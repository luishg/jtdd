==> flow/design.v <==
`timescale 1ns/1ps
module jtdd_prom_we(
    input                clk,
    input                downloading,
    input      [24:0]    ioctl_addr,
    input      [ 7:0]    ioctl_data,
    input                ioctl_wr,
    output reg [21:0]    prog_addr,
    output reg [ 7:0]    prog_data,
    output reg [ 1:0]    prog_mask,  
    output reg           prog_we,
    output reg           prom_we,
    input                sdram_ack
);
parameter PW=1;
parameter BANK_ADDR   = 22'h00000;
parameter MAIN_ADDR   = 22'h20000;
parameter SND_ADDR    = 22'h28000;
parameter ADPCM_0     = 22'h30000;
parameter ADPCM_1     = 22'h40000;
parameter CHAR_ADDR   = 22'h50000;
parameter SCRZW_ADDR  = 22'h60000;
parameter SCRXY_ADDR  = 22'h80000;
parameter OBJWZ_ADDR  = 22'hA0000;
parameter OBJXY_ADDR  = 22'hE0000;
parameter MCU_ADDR    = 22'h120000;
parameter PROM_ADDR   = 22'h124000;
localparam SCRWR = 5'd6;
localparam OBJWR = 5'd8;
localparam [4:0] OBJHALF = OBJXY_ADDR[20:16]-OBJWZ_ADDR[20:16];
reg set_strobe, set_done;
reg [PW-1:0] prom_we0 = {PW{1'd0}};
always @(posedge clk) begin
    prom_we <= {PW{1'd0}};
    if( set_strobe ) begin
        prom_we <= prom_we0;
        set_done <= 1'b1;
    end else if(set_done) begin
        set_done <= 1'b0;
    end
end
wire [3:0] scr_msb  = ioctl_addr[19:16]-SCRZW_ADDR[19:16];
wire [3:0] scr2_msb = ioctl_addr[19:16]-SCRXY_ADDR[19:16];
wire [4:0] obj_msb  = ioctl_addr[20:16]-OBJWZ_ADDR[20:16];
wire [4:0] obj2_msb = ioctl_addr[20:16]-OBJXY_ADDR[20:16];
wire       scr_top  = scr_msb[1];
wire       obj_top  = obj_msb>=OBJHALF;
wire [1:0] mask8    = {~ioctl_addr[0], ioctl_addr[0]};
always @(posedge clk) begin
    if( set_done ) set_strobe <= 1'b0;
    if ( ioctl_wr ) begin
        prog_we   <= 1'b1;
        prog_data <= ioctl_data;
        if(ioctl_addr[21:16] < ADPCM_0[21:16]) begin  
            prog_addr <= {1'b0, ioctl_addr[21:1]};
            prog_mask <= mask8;
        end
        else if(ioctl_addr[21:16] < CHAR_ADDR[21:16]) begin  
            prog_addr <= {1'b0, ioctl_addr[21:1]};
            prog_mask <= mask8;
        end
        else if(ioctl_addr[21:16] < SCRZW_ADDR[21:16]) begin  
            prog_addr <= {1'b0, ioctl_addr[21:5], ioctl_addr[2:0], ioctl_addr[4]};
            prog_mask <= {~ioctl_addr[3], ioctl_addr[3]};
        end
        else if(ioctl_addr[21:16] < OBJWZ_ADDR[21:16] ) begin  
            prog_mask <= scr_top ? 2'b01 : 2'b10;
            prog_addr <= { SCRWR+{1'b0,scr_top ? scr2_msb : scr_msb}, 
                ioctl_addr[15:6], ioctl_addr[3:0], ioctl_addr[5:4] };
        end
        else if(ioctl_addr[21:16] < MCU_ADDR[21:16] ) begin  
            prog_mask <= !obj_top ? 2'b10 : 2'b01;
            prog_addr <= { OBJWR+( obj_top  ? obj2_msb : obj_msb), 
                ioctl_addr[15:6], ioctl_addr[3:0], ioctl_addr[5:4] };
        end
        else if(ioctl_addr[21:12] < PROM_ADDR[21:12] ) begin  
            prog_addr <= { 6'hC,3'b0, ioctl_addr[13:1] };
            prog_mask <= mask8;
        end
        else begin  
            prog_addr <= ioctl_addr[21:0];
            prog_we   <= 1'b0;
            prog_mask <= 2'b11;
            prom_we0  <= ioctl_addr[10:8] == 3'd0;
            set_strobe<= 1'b1;
        end
    end
    else begin
        if(sdram_ack || !downloading) prog_we  <= 1'b0;
        prom_we0 <= {PW{1'd0}};
    end
end
endmodule
# Reports on jtdd_prom_we

What the tools print for jtdd_prom_we, step after step.
Line numbers count from 1 in the design file above.
Operators carry their Yosys type and port widths (W data, S select, Z words).
Library cell names are shortened.
The mark - stands for no value.

Top: jtdd_prom_we
Clock input: clk
Standard-cell library: sky130hd
Library corner: tt_025C_1v80

# Elaborated design

Yosys after proc, flatten, opt, wreduce and memory -nomap, before mapping. Memory bits, and registers merged into a memory's read port (data or address), are not among the register bits. Print and check cells are not counted. Equal cells are merged and count once.

Bitwise gates (word level): 8
Mux-type cells: 32
Magnitude comparators: 7
Add/subtract/negate cells: 6
Reductions and logical operators: 6

Operators with widths:

| cell                  | count |
| $mux W21              | 6 |
| $mux W1               | 16 |
| $mux W2               | 8 |
| $lt A6 B3 Y1 const B  | 2 |
| $lt A10 B9 Y1 const B | 1 |
| $sub A5 B4 Y5 const B | 2 |
| $not A1 Y1            | 8 |
| $lt A6 B2 Y1 const B  | 1 |
| $lt A6 B4 Y1 const B  | 1 |
| $lt A6 B5 Y1 const B  | 1 |
| $reduce_and A6 Y1     | 1 |
| $reduce_or A6 Y1      | 1 |
| $add A3 B4 Y5 const A | 1 |
| $add A4 B5 Y5 const A | 1 |
| $ge A5 B3 Y1 const B  | 1 |
| $mux W5               | 1 |
| $sub A4 B3 Y4 const B | 1 |
| $sub A4 B4 Y4 const B | 1 |
| $mux W4               | 1 |
| $logic_not A3 Y1      | 1 |
| $reduce_bool A2 Y1    | 1 |
| $logic_or A1 B1 Y1    | 1 |
| $logic_not A1 Y1      | 1 |

Input port bits: 37
Bits in registers: 37
Output and inout port bits: 34
Elaborated cells: 68

# Logic depth

Depth = most cells in a row (Yosys ltp): at word level without a register or memory, in the mapped netlist without a sequential cell, where the memories' decode and read muxes count.

Word-level depth: 9
ABC_AREA: 0
Depth in mapped cells: 8
Gate-level depth less buffers: 7

# After synthesis

Yosys stat after the flow's synthesis: flattened, memories mapped to cells. It holds for the ABC_AREA given above (unset counts as 0); a run with the other value may have another netlist.
Totals and module areas in this step are rounded.

Cell types:

| cell type | count | area in all (sq um) |
| edfxtp_1  | 33    | 990.95 |
| dfxtp_1   | 4     | 80.077 |
| mux2_2    | 4     | 45.043 |
| nor3_1    | 9     | 45.043 |
| a21oi_1   | 8     | 40.038 |
| ha_1      | 3     | 37.536 |
| nor2_1    | 10    | 37.536 |
| a22o_1    | 4     | 35.034 |
| o21ai_0   | 7     | 35.034 |
| clkbuf_1  | 9     | 33.782 |
| mux2_1    | 3     | 33.782 |
| nand2_1   | 9     | 33.782 |
| or3_1     | 5     | 31.28 |
| inv_1     | 8     | 30.029 |
| o211ai_1  | 4     | 30.029 |
| o21a_1    | 4     | 30.029 |
| a31oi_1   | 4     | 25.024 |
| o31ai_1   | 3     | 22.522 |

Other cell types: 31; their cells: 42.

Cell count: 173
Mapped flip-flops: 37
Buffer cells: 11
Synthesis area: 1962 sq um

# Worst setup path after synthesis

Path of least setup slack by OpenSTA after synthesis, without wires, with an ideal clock, recovery checks aside; 20% of the period is set as input and as output delay. Where synthesis merged equal registers, the netlist keeps one of their names.

Kind: input to register
From: input port ioctl_addr[17]
To: register prog_mask[1]
Path delay: 1843 ps
Setup slack: 1589 ps
Period: 4290 ps
Library setup time: 259 ps
Stages on the path: 7
Required time: 4031 ps
Arrival: 2442 ps
Period reached after synthesis: 2701 ps

"path delay" is the arrival time less input delay plus setup time.
"stages on the path": output pins that drive a net of the path, with the launching flip-flop's if there is one; two outputs of one cell count as two.
"period reached after synthesis" is the clock period less the worst setup slack; recovery checks do not enter. This is arithmetic on one report: input and output delays are still those of the set period (20% each).
Between the ends stands the longest chain of elaborated cells between them, by number of cells; it is not shown to be the way that was timed. Of several equally long chains one is given.
Each line given opens the expression or statement behind the cell; cells for indexed reads and writes are added by Yosys, which also makes memories of some case tables.
At most two assigning lines are given for a register; there are more.

Path through: clkbuf_1 inv_1 ha_1 and4b_1 a31oi_1 nor2_1 o31a_1
Length of the longest elaborated chain: 8
Elaborated cells on any way between the ends: 17
Source lines of those cells: 11
Classes of those cells: add/sub (2); compare (7); mux (8)

Ends and longest elaborated chain, after synthesis:

| what            | RTL line | RTL |
| start, declared | 5        | `input      [24:0]    ioctl_addr,` |
| $sub A5 B4 Y5   | 44       | `wire [4:0] obj_msb  = ioctl_addr[20:16]-OBJWZ_ADDR[20:16];` |
| $ge A5 B3 Y1    | 47       | `wire       obj_top  = obj_msb>=OBJHALF;` |
| $mux W2         | 72       | `prog_mask <= !obj_top ? 2'b10 : 2'b01;` |
| $mux W2         | 71       | `else if(ioctl_addr[21:16] < MCU_ADDR[21:16] ) begin` |
| $mux W2         | 66       | `else if(ioctl_addr[21:16] < OBJWZ_ADDR[21:16] ) begin` |
| $mux W2         | 62       | `else if(ioctl_addr[21:16] < SCRZW_ADDR[21:16]) begin` |
| $mux W2         | 58       | `else if(ioctl_addr[21:16] < CHAR_ADDR[21:16]) begin` |
| $mux W2         | 54       | `if(ioctl_addr[21:16] < ADPCM_0[21:16]) begin` |
| end, assigned   | 56       | `prog_mask <= mask8;` |
| end, assigned   | 60       | `prog_mask <= mask8;` |
| end, declared   | 10       | `output reg [ 1:0]    prog_mask,` |

# Timing after layout

From the final timing report of run 1: the path of least setup slack in the routed layout; clock arrival at registers is part of the times.
The path's times are printed in steps of 10 ps; the period is the one set.

Kind: input to register
From: input port ioctl_addr[17]
To: register prog_addr[3]
Period: 1370 ps
Library setup time: 220 ps
Setup slack: -440 ps
Arrival: 1890 ps
Stages on the path: 8
Required time: 1450 ps

Between the ends stands the longest chain of elaborated cells between them, by number of cells; it is not shown to be the way that was timed. Of several equally long chains one is given.
At most two assigning lines are given for a register; there are more.

Path through: buf_8 buf_8 buf_6 o31a_1 buf_4 nor3b_1 a311oi_2 o31ai_1
Length of the longest elaborated chain: 7
Elaborated cells on any way between the ends: 12
Source lines of those cells: 6
Classes of those cells: compare (6); mux (6)

Ends and longest elaborated chain, after layout:

| what            | RTL line | RTL |
| start, declared | 5        | `input      [24:0]    ioctl_addr,` |
| $lt A10 B9 Y1   | 76       | `else if(ioctl_addr[21:12] < PROM_ADDR[21:12] ) begin` |
| $mux W21        | 76       |  |
| $mux W21        | 71       | `else if(ioctl_addr[21:16] < MCU_ADDR[21:16] ) begin` |
| $mux W21        | 66       | `else if(ioctl_addr[21:16] < OBJWZ_ADDR[21:16] ) begin` |
| $mux W21        | 62       | `else if(ioctl_addr[21:16] < SCRZW_ADDR[21:16]) begin` |
| $mux W21        | 58       | `else if(ioctl_addr[21:16] < CHAR_ADDR[21:16]) begin` |
| $mux W21        | 54       | `if(ioctl_addr[21:16] < ADPCM_0[21:16]) begin` |
| end, assigned   | 55       | `prog_addr <= {1'b0, ioctl_addr[21:1]};` |
| end, assigned   | 59       | `prog_addr <= {1'b0, ioctl_addr[21:1]};` |
| end, declared   | 8        | `output reg [21:0]    prog_addr,` |

==> runs of jtdd_prom_we <==
2 stored runs of jtdd_prom_we in the flow (synthesis by Yosys, layout by OpenROAD, sky130hd cells), in arbitrary order. Constraints: input delay and output delay 20% of the set period each, output load 0.01 pF.
By "achieved period" is meant the clock period of the run minus its worst setup slack. This is arithmetic on one report: input and output delays are still those of the set period (20% each).
"critical path time" means the part of the period allowed to the worst setup path (the constraints hold back 20% at inputs and 20% at outputs) less its slack; where the path has registers, the arrival times of their clocks count too.
"total power of the final layout" is the tool's figure for a default switching activity; nothing was simulated.
"critical path time" is given in steps of 10 ps.
Measured values are rounded.

## Run 1

==> flow/run.sh <==
#!/bin/bash
# the make line also repeats the synthesis and layout settings of config.mk as NAME=value (left out here)
make -C /OpenROAD-flow-scripts/flow DESIGN_CONFIG=/design/flow/config.mk WORK_HOME=/design/flow/orfs CLKGATE_MAP_FILE= finish
==> flow/config.mk <==
export PLATFORM = sky130hd
export DESIGN_NAME = jtdd_prom_we
export DESIGN_NICKNAME = jtdd_prom_we
export VERILOG_FILES = /design/flow/design.v
export SDC_FILE = /design/flow/constraint.sdc
export NUM_CORES = 4
export LEC_CHECK = 0
export ABC_AREA = 0
export CAP_MARGIN = 15
export CORE_ASPECT_RATIO = 0.62
export CORE_MARGIN = 2
export CORE_UTILIZATION = 45
export GPL_ROUTABILITY_DRIVEN = 0
export HOLD_SLACK_MARGIN = 0.0
export MAX_ROUTING_LAYER = met5
export PLACE_DENSITY_LB_ADDON = 0.04
export SLEW_MARGIN = 20
==> flow/constraint.sdc <==
create_clock -name core_clock -period 1.37 [get_ports {clk}]
set_input_delay 0.2740 -clock core_clock [delete_from_list [all_inputs] [get_ports {clk}]]
set_output_delay 0.2740 -clock core_clock [all_outputs]
set_load 0.01 [all_outputs]

| result of run 1 | value |
|---|---|
| total power of the final layout | 3.294 mW |
| standard-cell area after routing | 3590 sq um |
| utilization of the finished layout | 0.881 |
| netlist area reported by Yosys | 1962 sq um |
| die area | 4919 sq um |
| worst slack on setup checks | -442 ps |
| setup total negative slack | -6526 ps |
| critical path time | 1540 ps |
| worst path kind | input to register |
| smallest hold slack | 383 ps |
| achieved period | 1812 ps |

## Run 2

==> flow/run.sh <==
#!/bin/bash
# the make line also repeats the synthesis and layout settings of config.mk as NAME=value (left out here)
make -C /OpenROAD-flow-scripts/flow DESIGN_CONFIG=/design/flow/config.mk WORK_HOME=/design/flow/orfs CLKGATE_MAP_FILE= finish
==> flow/config.mk <==
export PLATFORM = sky130hd
export DESIGN_NAME = jtdd_prom_we
export DESIGN_NICKNAME = jtdd_prom_we
export VERILOG_FILES = /design/flow/design.v
export SDC_FILE = /design/flow/constraint.sdc
export NUM_CORES = 4
export LEC_CHECK = 0
export ABC_AREA = 1
export CAP_MARGIN = 20
export CORE_MARGIN = 2
export CORE_UTILIZATION = 22
export GPL_ROUTABILITY_DRIVEN = 0
export MIN_ROUTING_LAYER = met1
export PLACE_DENSITY_LB_ADDON = 0.02
export SETUP_SLACK_MARGIN = 0.14
export SLEW_MARGIN = 20
export TNS_END_PERCENT = 75
==> flow/constraint.sdc <==
create_clock -name core_clock -period 2.09 [get_ports {clk}]
set_input_delay 0.4180 -clock core_clock [delete_from_list [all_inputs] [get_ports {clk}]]
set_output_delay 0.4180 -clock core_clock [all_outputs]
set_load 0.01 [all_outputs]

| result of run 2 | value |
|---|---|
| total power of the final layout | 2.008 mW |
| standard-cell area after routing | 3130 sq um |
| utilization of the finished layout | 0.357 |
| netlist area reported by Yosys | 1999 sq um |
| die area | 9866 sq um |
| worst slack on setup checks | 330 ps |
| setup total negative slack | 0 ps |
| critical path time | 1340 ps |
| worst path kind | input to register |
| smallest hold slack | 383 ps |
| achieved period | 1760 ps |
