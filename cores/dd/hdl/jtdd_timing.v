==> flow/design.v <==
`timescale 1ns/1ps
module jtdd_timing(
    input              clk,
    input              rst,
    (*direct_enable*) input pxl_cen,
    input              flip,
    output reg [7:0]   VPOS=8'd0,  
    output     [7:0]   HPOS,  
    output reg         VBL=1'b0,
    output reg         HBL=1'b0,
    output reg         VS=1'b0,
    output reg         HS=1'b0,
    output     [5:0]   M        
);
reg [8:0] hn=9'd0;
reg [7:0] vn=8'he0;
reg [7:0]  m;
wire hover = hn==9'd383;
wire [8:0] nextn = hover ? 9'd0 : hn+9'd1;
reg aux=1'b0;
reg preVBL;
always @(posedge clk) begin
    VPOS <= vn ^ {8{flip}};
end
assign M = m[5:0];
assign HPOS = hn[7:0] ^ {8{flip}};
wire [8:0] HS1 = 9'd245+((9'd383-9'd255)>>1);
wire [8:0] HS0 = 9'd265+((9'd383-9'd255)>>1);
always @(posedge clk) if(pxl_cen) begin
    m  <= 8'd0;
    if( nextn[0] ) m[nextn[3:1]] <= 1'b1;
    hn <= nextn;
    if( hn==HS1 ) begin
        HS <= 1'b1;
        if( vn==8'he9 && VBL ) VS <= 1'b1;
        if( vn==8'hed && VBL ) VS <= 1'b0;
    end
    if( hn==HS0 ) HS <= 1'b0;
    if( hn == 9'd255 ) begin
        HBL <= 1'b1;
    end else if( hover )begin
        HBL <= 1'b0;
        VBL <= preVBL;
        if( &vn ) begin
            vn <= (VBL&&!aux) ? 8'he8 : 8'h8;
        end else begin
            vn <= vn + 8'd1;
            if( vn == 8'hF6 ) begin
                preVBL <= 1'b1;
                aux <= VBL;
            end
        end
        if( vn == 8'hff && aux ) preVBL <= 1'b0;
    end
end
endmodule
### Reports on jtdd_timing

What the tools print for jtdd_timing, step after step.
Line numbers count from 1 in the design file above.
Operators carry their Yosys type and port widths (W data, S select, Z words).
Cell names lack the library's common part.
A cell with - has no value.

| inputs | value |
|---|---|
| design top | jtdd_timing |
| clock input | clk |
| standard-cell library | sky130hd |
| timing corner | tt_025C_1v80 |

### Word-level counts

Counts by Yosys on the flattened word-level netlist (proc, flatten, opt, wreduce; memories kept). Register bits leave out memories and registers merged into their read ports (data or address). Print and check cells are left out. Cells with the same type and inputs are merged into one.

| word-level totals | value |
|---|---|
| register bits | 37 |
| input bits | 4 |
| output and inout bits | 26 |

| operators by class | value |
|---|---|
| add/subtract/negate cells | 3 |
| eq/ne operators | 9 |
| shift-type cells | 1 |
| multiplexer cells | 8 |
| bitwise gates (word level) | 4 |
| reduce/logical cells | 16 |

Operators by type and width:

| cell | count |
|---|---|
| $eq A8 B8 Y1 const B | 4 |
| $eq A9 B9 Y1 const B | 3 |
| $xor A8 B8 Y8 | 2 |
| $mux W8 | 2 |
| $reduce_and A5 Y1 | 2 |
| $add A9 B1 Y9 const B | 1 |
| $eq A9 B8 Y1 const B | 1 |
| $reduce_bool A2 Y1 | 4 |
| $add A8 B1 Y8 const B | 1 |
| $reduce_and A8 Y1 | 1 |
| $shift A1 B4 Y6 const A | 1 |
| $reduce_and A3 Y1 | 2 |
| $mux W1 | 5 |
| $logic_and A1 B1 Y1 | 4 |
| $reduce_and A2 Y1 | 2 |
| $neg A3 Y4 | 1 |
| $mux W4 | 1 |
| $not A1 Y1 | 2 |
| $ne A2 B1 Y1 const B | 1 |
| $logic_not A1 Y1 | 1 |

### Longest topological paths

Yosys ltp: most cells in a row. Word level: on the elaborated netlist, between registers, memories and ports. Mapped: between sequential cells and ports; inverters and the memories' decode and read muxes count.

| logic depth | value |
|---|---|
| depth after elaboration | 4 |
| ABC_AREA | 0 |
| depth in mapped cells | 11 |

### Mapped cells and area

The flow's flattened synthesis, as Yosys stat reports it; memories are mapped. The netlist is that of the ABC_AREA named above (0 if unset); the other value can give another one.
The area totals of this step are shown rounded.

Cell types:

| cell | count | area in all (sq um) |
|---|---|---|
| edfxtp_1 | 29 | 870.835 |
| xor2_1 | 21 | 183.926 |
| dfxtp_1 | 8 | 160.154 |
| ha_1 | 9 | 112.608 |
| nor2_1 | 14 | 52.55 |
| xnor2_1 | 5 | 43.792 |
| nand2_1 | 11 | 41.29 |
| buf_2 | 8 | 40.038 |
| inv_1 | 10 | 37.536 |
| nand2b_1 | 6 | 37.536 |
| nand3_1 | 7 | 35.034 |
| mux2i_1 | 3 | 30.029 |
| o21ai_0 | 5 | 25.024 |
| mux2_2 | 2 | 22.522 |
| nor4_4 | 1 | 21.27 |
| a21oi_1 | 4 | 20.019 |
| nand3_2 | 2 | 20.019 |
| nor3_2 | 2 | 20.019 |

Other cell types: 24; their cells: 32.

| mapped netlist | value |
|---|---|
| standard cells after synthesis | 179 |
| cell area after synthesis | 2,020 sq um |
| area of sequential cells | 1,030 sq um |
| mapped flip-flops | 37 |
| buffer cells | 11 |

### Worst setup path after synthesis

Path of least setup slack by OpenSTA after synthesis, without wires, with an ideal clock, recovery checks aside; 20% of the period is set as input and as output delay. Where synthesis merged equal registers, the netlist keeps one of their names.

| timing post-synthesis | value |
|---|---|
| path type | input -> output |
| start point | input flip |
| end point | output HPOS[0] |
| clock period | 4.31 ns |
| external input delay | 0.862 ns |
| external output delay | 0.862 ns |
| time at the first pin | 0.862 ns |
| arrival | 1.557 ns |
| data required time | 3.448 ns |
| setup slack | 1.891 ns |
| path delay | 0.695 ns |
| driving pins on the path | 3 |
| path buffers | 2 |
| synthesis period reached | 2.419 ns |

"path delay" is the arrival time less input delay plus setup time.
At an output port there is no setup time.
"driving pins on the path" counts driving pins, that of a launching flip-flop among them; a cell with two outputs on the path counts twice.
"synthesis period reached" = period - worst setup slack (recovery checks aside). The figure is calculated, with input and output delays left at 20% of the set period.
Between the ends stands the longest chain of elaborated cells between them, by number of cells; it is not shown to be the way that was timed. Of several equally long chains one is given.
Each line given opens the expression or statement behind the cell; cells for indexed reads and writes are added by Yosys, which also makes memories of some case tables.

| on the way, post-synthesis | value |
|---|---|
| path through | buf_2 buf_2 xor2_1 |
| length of the longest elaborated chain | 1 |
| elaborated cells between the ends (all ways) | 1 |
| source lines of those cells | 1 |
| those cells by class | logic (1) |

RTL lines, path post-synthesis:

| what | RTL line | text |
|---|---|---|
| start, declared | 6 | `input              flip,` |
| $xor A8 B8 Y8 | 26 | `assign HPOS = hn[7:0] ^ {8{flip}};` |
| end, declared | 8 | `output     [7:0]   HPOS,` |

### Worst path after layout

Path of least setup slack in the final report of flow run A (OpenROAD, finished layout, wires in). Where an end is a register, its clock arrival counts in the times.

| timing post-layout | value |
|---|---|
| path type | input -> output |
| start point | input flip |
| end point | output HPOS[5] |
| clock period | 2.5 ns |
| external input delay | 0.50 ns |
| external output delay | 0.50 ns |
| time at the first pin | 0.50 ns |
| arrival | 1.80 ns |
| data required time | 2.00 ns |
| setup slack | 0.20 ns |
| driving pins on the path | 4 |
| path buffers | 3 |

Between the ends stands the longest chain of elaborated cells between them, by number of cells; it is not shown to be the way that was timed. Of several equally long chains one is given.

| on the way, post-layout | value |
|---|---|
| path through | clkdlybuf4s50_1 buf_12 xor2_1 clkdlybuf4s50_1 |
| length of the longest elaborated chain | 1 |
| elaborated cells between the ends (all ways) | 1 |
| source lines of those cells | 1 |
| those cells by class | logic (1) |

RTL lines, path post-layout:

| what | RTL line | text |
|---|---|---|
| start, declared | 6 | `input              flip,` |
| $xor A8 B8 Y8 | 26 | `assign HPOS = hn[7:0] ^ {8{flip}};` |
| end, declared | 8 | `output     [7:0]   HPOS,` |

Hand-over note for jtdd_timing

Flow measurements of jtdd_timing on sky130hd: 2 stored runs with different settings, listed in no order. Input and output delays are each 20% of the period that was set; the output load is 0.01 pF.
"clock period achieved" is the run's clock period less its worst setup slack. It is reckoned from that one timing run; input and output delays stay at 20% of the period that was set.
"worst setup path time": the worst setup path's part of the clock period (all of it between registers, 20% less for each end at a port) less its slack. A launch clock that arrives late makes it longer, a capture clock that arrives late makes it shorter.
"power consumption" rests on the timing tool's default activity at the inputs, not on a simulated workload.
The measured numbers are rounded.

#### Flow run A

| setting | value |
|---|---|
| period_ns | `2.5` |
| SETUP_SLACK_MARGIN | `0.1` |
| CAP_MARGIN | `20` |
| CORE_MARGIN | `2` |
| CORE_UTILIZATION | `40` |
| SLEW_MARGIN | `20` |

| result | value |
|---|---|
| setup total negative slack | 0.000 ns |
| lowest hold slack | 0.425 ns |
| clock period achieved | 2.301 ns |
| setup slack of the worst path | 0.199 ns |
| utilization of the finished layout | 0.536 |
| worst setup path time | 1.30 ns |
| type of the worst setup path | input -> output |
| power consumption | 1,470 µW |
| synthesized cell area | 2,020 sq um |
| die area | 5,640 sq um |
| standard-cell area after routing | 2,560 sq um |

#### Flow run B

| setting | value |
|---|---|
| period_ns | `2.26` |
| CORE_UTILIZATION | `34` |
| SETUP_SLACK_MARGIN | `0.53` |
| PLACE_DENSITY | `0.45` |
| CORE_MARGIN | `8` |
| TNS_END_PERCENT | `5` |
| GPL_ROUTABILITY_DRIVEN | `1` |
| CAP_MARGIN | `20` |
| SLEW_MARGIN | `20` |

| result | value |
|---|---|
| setup total negative slack | 0.000 ns |
| lowest hold slack | 0.436 ns |
| clock period achieved | 2.098 ns |
| setup slack of the worst path | 0.162 ns |
| utilization of the finished layout | 0.48 |
| worst setup path time | 2.10 ns |
| type of the worst setup path | register -> register |
| power consumption | 1,650 µW |
| synthesized cell area | 2,020 sq um |
| die area | 8,680 sq um |
| standard-cell area after routing | 2,810 sq um |

End of note.
